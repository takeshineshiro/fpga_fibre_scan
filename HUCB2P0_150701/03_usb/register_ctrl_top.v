==> flow/design.v <==
module register_ctrl_top(
    input                             I_sys_clk           , 
    input                             I_sys_rst           ,
    output                            O_usb_uart_tx_req   ,
    output   [7 : 0]                  O_usb_uart_tx_data  ,
    input                             I_usb_uart_tx_full  ,
    output                            O_usb_uart_rx_req   ,
    input    [7 : 0]                  I_usb_uart_rx_data  ,
    input                             I_usb_uart_rx_empty ,    
    output                            O_usb_dir           ,
    output                            O_motor_start       ,
    output                            tp                  ,
    input                             I_key_start
);
reg                                   R_usb_uart_rx_req     ;
reg                                   R_usb_uart_rx_req_d1  ;
reg                                   R_tx_en       ;
reg          [7 : 0]                  R_tx_data     ;
reg                                   R_rx_en       ;
reg          [7 : 0]                  R_rx_data     ;
reg                                   R_usb_dir     ;
reg                                   R_motor_start ;
always@(posedge I_sys_clk)
begin
    if(I_sys_rst)
        begin
            R_usb_uart_rx_req     <= 1'd0     ;
        end
    else if(I_usb_uart_rx_empty == 1'b0)        
        begin
            R_usb_uart_rx_req     <= 1'd1     ;
        end
    else
        begin
            R_usb_uart_rx_req     <= 1'd0     ;
        end
    R_usb_uart_rx_req_d1          <= R_usb_uart_rx_req;
end
always@(posedge I_sys_clk)
begin
    if(I_sys_rst)
        begin
            R_rx_en       <= 1'd0   ;
            R_rx_data     <= 8'd0  ;
        end
    else if(R_usb_uart_rx_req_d1 == 1'b1)
        begin
            R_rx_en       <= 1'd1   ;
            R_rx_data     <= I_usb_uart_rx_data  ;
        end
    else
        begin
            R_rx_en       <= 1'd0   ;
        end
end
always@(posedge I_sys_clk)
begin
    if(I_sys_rst)
        begin
            R_tx_en       <= 1'd0   ;
            R_tx_data     <= 8'd0  ;
        end
    else if(I_usb_uart_tx_full==1'b0)            
        begin
            if(I_key_start==1'b1)
                begin
                    R_tx_en       <= 1'b1  ; 
                    R_tx_data     <= 8'h55 ; 
                end
            else
                begin
                    R_tx_en       <= 1'b0  ; 
                end
        end
    else
        begin
            R_tx_en       <= 1'b0  ;
        end
end 
always@(posedge I_sys_clk)
begin
    if(I_sys_rst)
        begin
            R_usb_dir       <= 1'd0;                     
            R_motor_start   <= 1'b0;
        end
    else if(R_rx_en)
        begin
            case(R_rx_data)
                8'h00:
                    begin
                        R_usb_dir       <= 1'b0;       
                    end
                8'hff:
                    begin
                        R_usb_dir       <= 1'b1;      
                    end
                8'h02:
                    begin
                        R_motor_start   <= 1'b1;     
                    end
            endcase
        end
    else
        begin
            R_motor_start   <= 1'b0;
        end
end
assign O_usb_uart_rx_req   = R_usb_uart_rx_req;
assign O_usb_uart_tx_req   = R_tx_en  ;
assign O_usb_uart_tx_data  = R_tx_data;
assign O_usb_dir           = R_usb_dir  ;
assign O_motor_start       = R_motor_start;
assign  tp                 = R_rx_en & (&R_rx_data) & O_motor_start & O_usb_dir;
endmodule
==> Reports on register_ctrl_top <==
What the tools print for register_ctrl_top, step after step.
Line numbers count from 1 in the design file above.
{ "design": {"design": "register_ctrl_top", "clock_port": "I_sys_clk", "cell_library": "sky130hd", "corner": "tt_025C_1v80"} }

==> After elaboration <==
Source: Yosys, flattened and elaborated, memories not mapped. Widths are those after wreduce. Registers that Yosys merges into a memory's read port (data or address) are not register bits. Print and check cells do not count. Equal cells are merged and count once.
{ "classes": {"n_mux": 4, "n_reduce_logical": 7, "n_logic": 5, "eq_ne": 2} }
{ "op_table": {"columns": ["operator", "n"], "rows": [
  ["8-bit by 2-bit == test with 1-bit output with constant B", 1],
  ["8-bit == test with constant B", 1],
  ["8-bit zero test", 1],
  ["8-bit AND reduction", 1],
  ["2-bit AND reduction", 2],
  ["2-bit OR reduction", 2],
  ["1-bit AND", 3],
  ["1-bit two-way mux", 3],
  ["1-bit inverter", 2],
  ["2-bit nonzero test", 1],
  ["1-bit case mux with 2-bit select", 1]
]} }
{ "bits": {"word_cells": 26, "out_inout_bits": 13, "in_bits": 13, "register_bits": 15} }

==> Logic depth <==
Longest topological path by Yosys (ltp), each cell counted once; first at word level (registers and memories cut), then after technology mapping (sequential cells cut; the memories' decode and read muxes count).
{ "depth": {"depth_word": 4, "ABC_AREA": 0, "ltp_mapped": 3, "mapped_depth_nobuf": 3} }

==> Mapped cells and area <==
The flow's flattened synthesis, as Yosys stat reports it; memories are mapped. The netlist is that of the ABC_AREA named above (0 if unset); the other value can give another one.
{ "by_type": {"columns": ["cell_type", "n"], "rows": [
  ["sky130_fd_sc_hd__dfxtp_1", 15],
  ["sky130_fd_sc_hd__mux2i_1", 8],
  ["sky130_fd_sc_hd__buf_4", 7],
  ["sky130_fd_sc_hd__nor2_1", 10],
  ["sky130_fd_sc_hd__nor4_4", 1],
  ["sky130_fd_sc_hd__nor3b_2", 1],
  ["sky130_fd_sc_hd__inv_1", 3],
  ["sky130_fd_sc_hd__nor3_1", 2],
  ["sky130_fd_sc_hd__o21ba_1", 1],
  ["sky130_fd_sc_hd__a41oi_1", 1],
  ["sky130_fd_sc_hd__nor3b_1", 1],
  ["sky130_fd_sc_hd__a31oi_1", 1],
  ["sky130_fd_sc_hd__and3_1", 1],
  ["sky130_fd_sc_hd__nand4_1", 1],
  ["sky130_fd_sc_hd__nor2b_1", 1],
  ["sky130_fd_sc_hd__a21oi_1", 1],
  ["sky130_fd_sc_hd__buf_2", 1],
  ["sky130_fd_sc_hd__nand3_1", 1]
]} }
Not listed: further types 3, cells in them 3.
{ "mapped": {"ffs": 15, "seq_area_um2": 300.3, "synth_area_um2": 603.1, "stdcells": 60} }

==> Path before layout <==
Source: OpenSTA report_checks on the synthesized netlist (no wires, ideal clock, input and output delay 20% of the period each), path of least setup slack; recovery checks are left aside. Register names are those of the netlist, which keeps one name where synthesis merged equal registers.
{ "synth_timing": {"path_kind": "register to output", "start": "reg R_rx_data[4]", "end": "out tp", "driving_pins": 4, "slack_ns": 0.188, "out_delay_ns": 0.268, "required_time_ns": 1.072, "arrival_time_ns": 0.884, "period_ns": 1.34, "delay_ns": 0.884, "period_less_setup_slack_ns": 1.152} }
"delay_ns" is the arrival time less input delay plus setup time.
At an output port there is no setup time.
"driving_pins" counts driving pins, that of a launching flip-flop among them; a cell with two outputs on the path counts twice.
"period_less_setup_slack_ns" = period - worst setup slack (recovery checks aside). The figure is calculated, with input and output delays left at 20% of the set period.
Between the ends stands the longest chain of elaborated cells between them, by number of cells; it is not shown to be the way that was timed. Of several equally long chains one is given.
Each line given opens the expression or statement behind the cell; cells for indexed reads and writes are added by Yosys, which also makes memories of some case tables.
{ "synth_via": {"path_cell_list": "sky130_fd_sc_hd__dfxtp_1 -> sky130_fd_sc_hd__nand4_1 -> sky130_fd_sc_hd__nor3_1 -> sky130_fd_sc_hd__and3_1", "elab_chain_len": 4, "cone_cells": 4, "classes_between": "3 x logic; 1 x reduce/logical"} }
{ "synth_rtl": {"columns": ["item", "line_no", "text"], "rows": [
  ["start, declared", 20, "reg          [7 : 0]                  R_rx_data     ;"],
  ["start, assigned", 44, "R_rx_data     <= 8'd0  ;"],
  ["start, assigned", 49, "R_rx_data     <= I_usb_uart_rx_data  ;"],
  ["8-bit AND reduction", 114, "assign  tp                 = R_rx_en & (&R_rx_data) & O_motor_start & O_usb_dir;"],
  ["1-bit AND x3", 114, null],
  ["end, declared", 12, "output                            tp                  ,"]
]} }

==> Timing after layout <==
Path of least setup slack in the final report of run 1 (OpenROAD, finished layout, wires in). Where an end is a register, its clock arrival counts in the times.
{ "layout_timing": {"path_kind": "register to output", "start": "reg R_rx_en", "end": "out tp", "required_time_ns": 0.86, "out_delay_ns": 0.22, "slack_ns": -0.33, "period_ns": 1.08, "arrival_time_ns": 1.19, "driving_pins": 5} }
Between the ends stands the longest chain of elaborated cells between them, by number of cells; it is not shown to be the way that was timed. Of several equally long chains one is given.
A register here has more assigning lines than the two given.
{ "layout_via": {"path_cell_list": "sky130_fd_sc_hd__dfxtp_1 -> sky130_fd_sc_hd__nand2_1 -> sky130_fd_sc_hd__nor3_2 -> sky130_fd_sc_hd__and3_1 -> sky130_fd_sc_hd__buf_2", "elab_chain_len": 3, "cone_cells": 3, "classes_between": "3 x logic"} }
{ "layout_rtl": {"columns": ["item", "line_no", "text"], "rows": [
  ["start, declared", 19, "reg                                   R_rx_en       ;"],
  ["start, assigned", 43, "R_rx_en       <= 1'd0   ;"],
  ["start, assigned", 48, "R_rx_en       <= 1'd1   ;"],
  ["1-bit AND x3", 114, "assign  tp                 = R_rx_en & (&R_rx_data) & O_motor_start & O_usb_dir;"],
  ["end, declared", 12, "output                            tp                  ,"]
]} }

Wiki page: register_ctrl_top / flow data

Top module register_ctrl_top; platform sky130hd; tools Yosys and OpenROAD; 2 stored runs in no particular order. Input and output delays are each 20% of the period that was set; the output load is 0.01 pF.
"worst setup path time (ns)" = time allowed to the worst setup path (clock period - input delay - output delay, where it has them) - its slack; a late launch clock adds to it, a late capture clock takes from it.
"finish__power__total": no workload was simulated; the value follows from the tool's default switching activity.

settings of run 1
{
  "period_ns": 1.08,
  "CORE_UTILIZATION": 21,
  "SETUP_SLACK_MARGIN": 0.29,
  "PLACE_DENSITY_LB_ADDON": 0.15,
  "CORE_MARGIN": 10,
  "CELL_PAD_IN_SITES_GLOBAL_PLACEMENT": 0,
  "GPL_TIMING_DRIVEN": 1,
  "GPL_ROUTABILITY_DRIVEN": 1,
  "CTS_CLUSTER_SIZE": 58,
  "CTS_CLUSTER_DIAMETER": 93,
  "CAP_MARGIN": 20,
  "SLEW_MARGIN": 20
}
report of run 1
yosys chip area after synthesis (um^2): 603.1
finish__design__die__area: 5415.5
finish__design__instance__area__stdcell: 1073.5
finish__timing__setup__ws: -0.326
finish__timing__setup__tns: -0.647
finish__timing__hold__ws: 0.239
finish__power__total: 1.149e-03
worst setup path time (ns): 1.19
worst setup path kind: register to output

settings of run 2
{
  "period_ns": 1.21,
  "SETUP_SLACK_MARGIN": 0.21,
  "CAP_MARGIN": 20,
  "CORE_MARGIN": 2,
  "CORE_UTILIZATION": 40,
  "SLEW_MARGIN": 20
}
report of run 2
yosys chip area after synthesis (um^2): 603.1
finish__design__die__area: 1834.4
finish__design__instance__area__stdcell: 998.5
finish__timing__setup__ws: -0.188
finish__timing__setup__tns: -0.188
finish__timing__hold__ws: 0.366
finish__power__total: 1.005e-03
worst setup path time (ns): 1.16
worst setup path kind: register to output
